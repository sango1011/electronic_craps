==> flow/design.v <==
`timescale 1ns / 1ps
module dice_roll (clk_in,reset,enable,roll,clk_out);
	input clk_in, reset, enable;		 
	output reg clk_out;
	parameter n=500;			 
	parameter logn=8;			 
	reg [logn:0]count;
	output reg [3:0]roll;				 
	always@(posedge clk_in or posedge reset)
	begin
		if (reset) begin 
			clk_out<=1'b0; count<=0; roll<=1'b001; end			 
		else if (enable) begin
			if (count < n) count<=count+1'b1;	 
		      else begin clk_out<=~clk_out; 				 
					count<=1'b0; 					 
					roll<=roll+1; 					 
				    if (roll==3'b110) roll<=3'b001; 	 
				end
		end
	end
endmodule
# From RTL to reports: dice_roll
# The steps from the RTL of dice_roll to its reports follow in flow order.
# Lines are those of the file above, counted from 1.
# Library cell names are shortened.
# The mark - stands for no value.
# inputs
design	dice_roll
clock_port	clk_in
cell_library	sky130hd
pvt_corner	tt_025C_1v80

# After elaboration
# Counts by Yosys on the flattened word-level netlist (proc, flatten, opt, wreduce; memories kept). Register bits leave out memories and registers merged into their read ports (data or address); mux counts leave out enables and synchronous resets folded into registers. Print and check cells are left out. Cells with the same type and inputs are merged into one.
# word_totals
in_bits	3
word_cells	12
mem_bits_rw	0
clocked_rd_ports_x_width	0
memories	0
rom_bits	0
register_bits	14
out_inout_bits	5
latchBits	0
# classes
div	0
n_shift	0
n_reduce_logical	1
n_eq	1
cmp	1
n_mux	2
mul	0
add_sub_neg	2
n_logic	2
# ops
op	n
9-bit by 1-bit adder with 9-bit output with constant B	1
9-bit < comparator with constant B	1
9-bit two-way mux	1
4-bit by 1-bit adder with 4-bit output with constant B	1
4-bit by 3-bit equality test with 1-bit output with constant B	1
4-bit two-way mux	1
1-bit inverter	2
2-bit AND reduction	1

# Longest topological paths
# Yosys ltp: most cells in a row. Word level: on the elaborated netlist, between registers, memories and ports. Mapped: between sequential cells and ports; inverters and the memories' decode and read muxes count.
# logic_depth
word_depth	3
ABC_AREA	0
depth_mapped	4
depth_no_buf	4

# Mapped cells and area
# Yosys stat after the flow's synthesis: flattened, memories mapped to cells. It holds for the ABC_AREA given above (unset counts as 0); a run with the other value may have another netlist.
# The area totals of this step are shown rounded.
# types
type	n	type_area_um2
dfrtp_1	13	325.312
o21ai_0	6	30.029
a2bb2oi_1	3	26.275
dfstp_2	1	26.275
xor2_1	3	26.275
nand2b_1	4	25.024
nand4_4	1	21.27
nor3_1	4	20.019
inv_1	5	18.768
nand2_1	5	18.768
a211o_1	2	17.517
a211oi_1	2	15.014
and3_1	2	12.512
ha_1	1	12.512
nand4_1	2	12.512
or3_1	2	12.512
nor2_1	3	11.261
o2111a_1	1	11.261
# Not listed: further types 11, cells in them 13.
# mapped
stdcells	73
ff_cells	14
synth_area_um2	737
buf_cells	1
seq_area_um2	352

# Worst setup path after synthesis
# OpenSTA on the mapped netlist: ideal clock, no wires. The path of least setup slack (recovery checks aside). Input and output delay are each 20% of the period. Register names are those of the netlist, which keeps one name where synthesis merged equal registers.
# synth_timing
path_kind	reg-to-reg
start	register count[0]
end	register count[6]
required_time_ns	1.632
delay_ns	1.231
launch_ns	0.000
setup_slack_ns	0.479
arrival_ns	1.153
clock_period_ns	1.71
setup_time_ns	0.078
n_path_buf	0
driving_pins	5
period_less_setup_slack_ns	1.231
# "delay_ns" is the arrival time less input delay plus setup time.
# "driving_pins" counts driving pins, that of a launching flip-flop among them; a cell with two outputs on the path counts twice.
# "period_less_setup_slack_ns" is the clock period less the worst setup slack; recovery checks do not enter. This is arithmetic on one report: input and output delays are still those of the set period (20% each).
# Between the ends stands the longest chain of elaborated cells between them, by number of cells; it is not shown to be the way that was timed. Of several equally long chains one is given.
# Each line given opens the expression or statement behind the cell; cells for indexed reads and writes are added by Yosys, which also makes memories of some case tables.
# A register here has more assigning lines than the two given.
# synth_via
path_cell_list	dfrtp_1 -> ha_1 -> nand4_1 -> or3_1 -> a21oi_1
elab_chain_len	2
cells_between	3
lines_between	1
classes_between	add/sub: 1; compare: 1; mux: 1
# synth_rtl
element	line	rtl
start: declaration	7	reg [logn:0]count;
start: assignment	12	clk_out<=1'b0; count<=0; roll<=1'b001; end
start: assignment	14	if (count < n) count<=count+1'b1;
9-bit by 1-bit adder with 9-bit output	14
9-bit two-way mux	14
end: assignment	12
end: assignment	14
end: declaration	7

# Worst path after layout
# From the final timing report of entry B: the path of least setup slack in the routed layout; clock arrival at registers is part of the times.
# layout_timing
path_kind	input-to-reg
start	input enable
end	register count[5]
in_delay_ns	0.29
launch_ns	0.29
driving_pins	4
required_time_ns	1.68
clock_period_ns	1.47
arrival_ns	1.55
n_path_buf	1
setup_slack_ns	0.13
setup_time_ns	0.07
# A register here has more assigning lines than the two given.
# layout_via
path_cell_list	clkdlybuf4s50_1 -> nand4_1 -> or3_1 -> a21oi_1
# layout_rtl
element	line	rtl
start: declaration	3	input clk_in, reset, enable;
end: assignment	12	clk_out<=1'b0; count<=0; roll<=1'b001; end
end: assignment	14	if (count < n) count<=count+1'b1;
end: declaration	7	reg [logn:0]count;
# Chain of elaborated cells between the ends: none given.

# Measured data: module dice_roll, platform sky130hd, 2 stored runs of the flow under differing settings, order arbitrary. Input and output delays are each 20% of the period that was set; the output load is 0.01 pF.
# By "achieved_clock_period_ns" is meant the clock period of the run minus its worst setup slack. This is arithmetic on one report: input and output delays are still those of the set period (20% each).
# "power.total_mw" rests on the timing tool's default activity at the inputs, not on a simulated workload.
# The measured numbers are rounded.
# Among the settings, - means not set for that run.
# Results: - = not shown.
run name	period_ns	CORE_UTILIZATION	SETUP_SLACK_MARGIN	PLACE_DENSITY	CORE_ASPECT_RATIO	CORE_MARGIN	CELL_PAD_IN_SITES_DETAIL_PLACEMENT	GPL_ROUTABILITY_DRIVEN	SLEW_MARGIN	MAX_ROUTING_LAYER	CAP_MARGIN	yosys.chip_area_um2	total_die_area_um2	layout_utilization_pct	setup_worst_slack_ns	timing.setup.tns_ns	power.total_mw	achieved_clock_period_ns
entry A	2.56	60	0.16	0.49	0.54	2	2	1	30	met4	20	-	-	-	-	-	-	-
entry B	1.47	40	0.07	-	-	2	-	-	20	-	20	737	2200	55.5	0.128	0.000	1.21	1.342
# Entry A: unfinished; error PDN-0185 in floorplanning
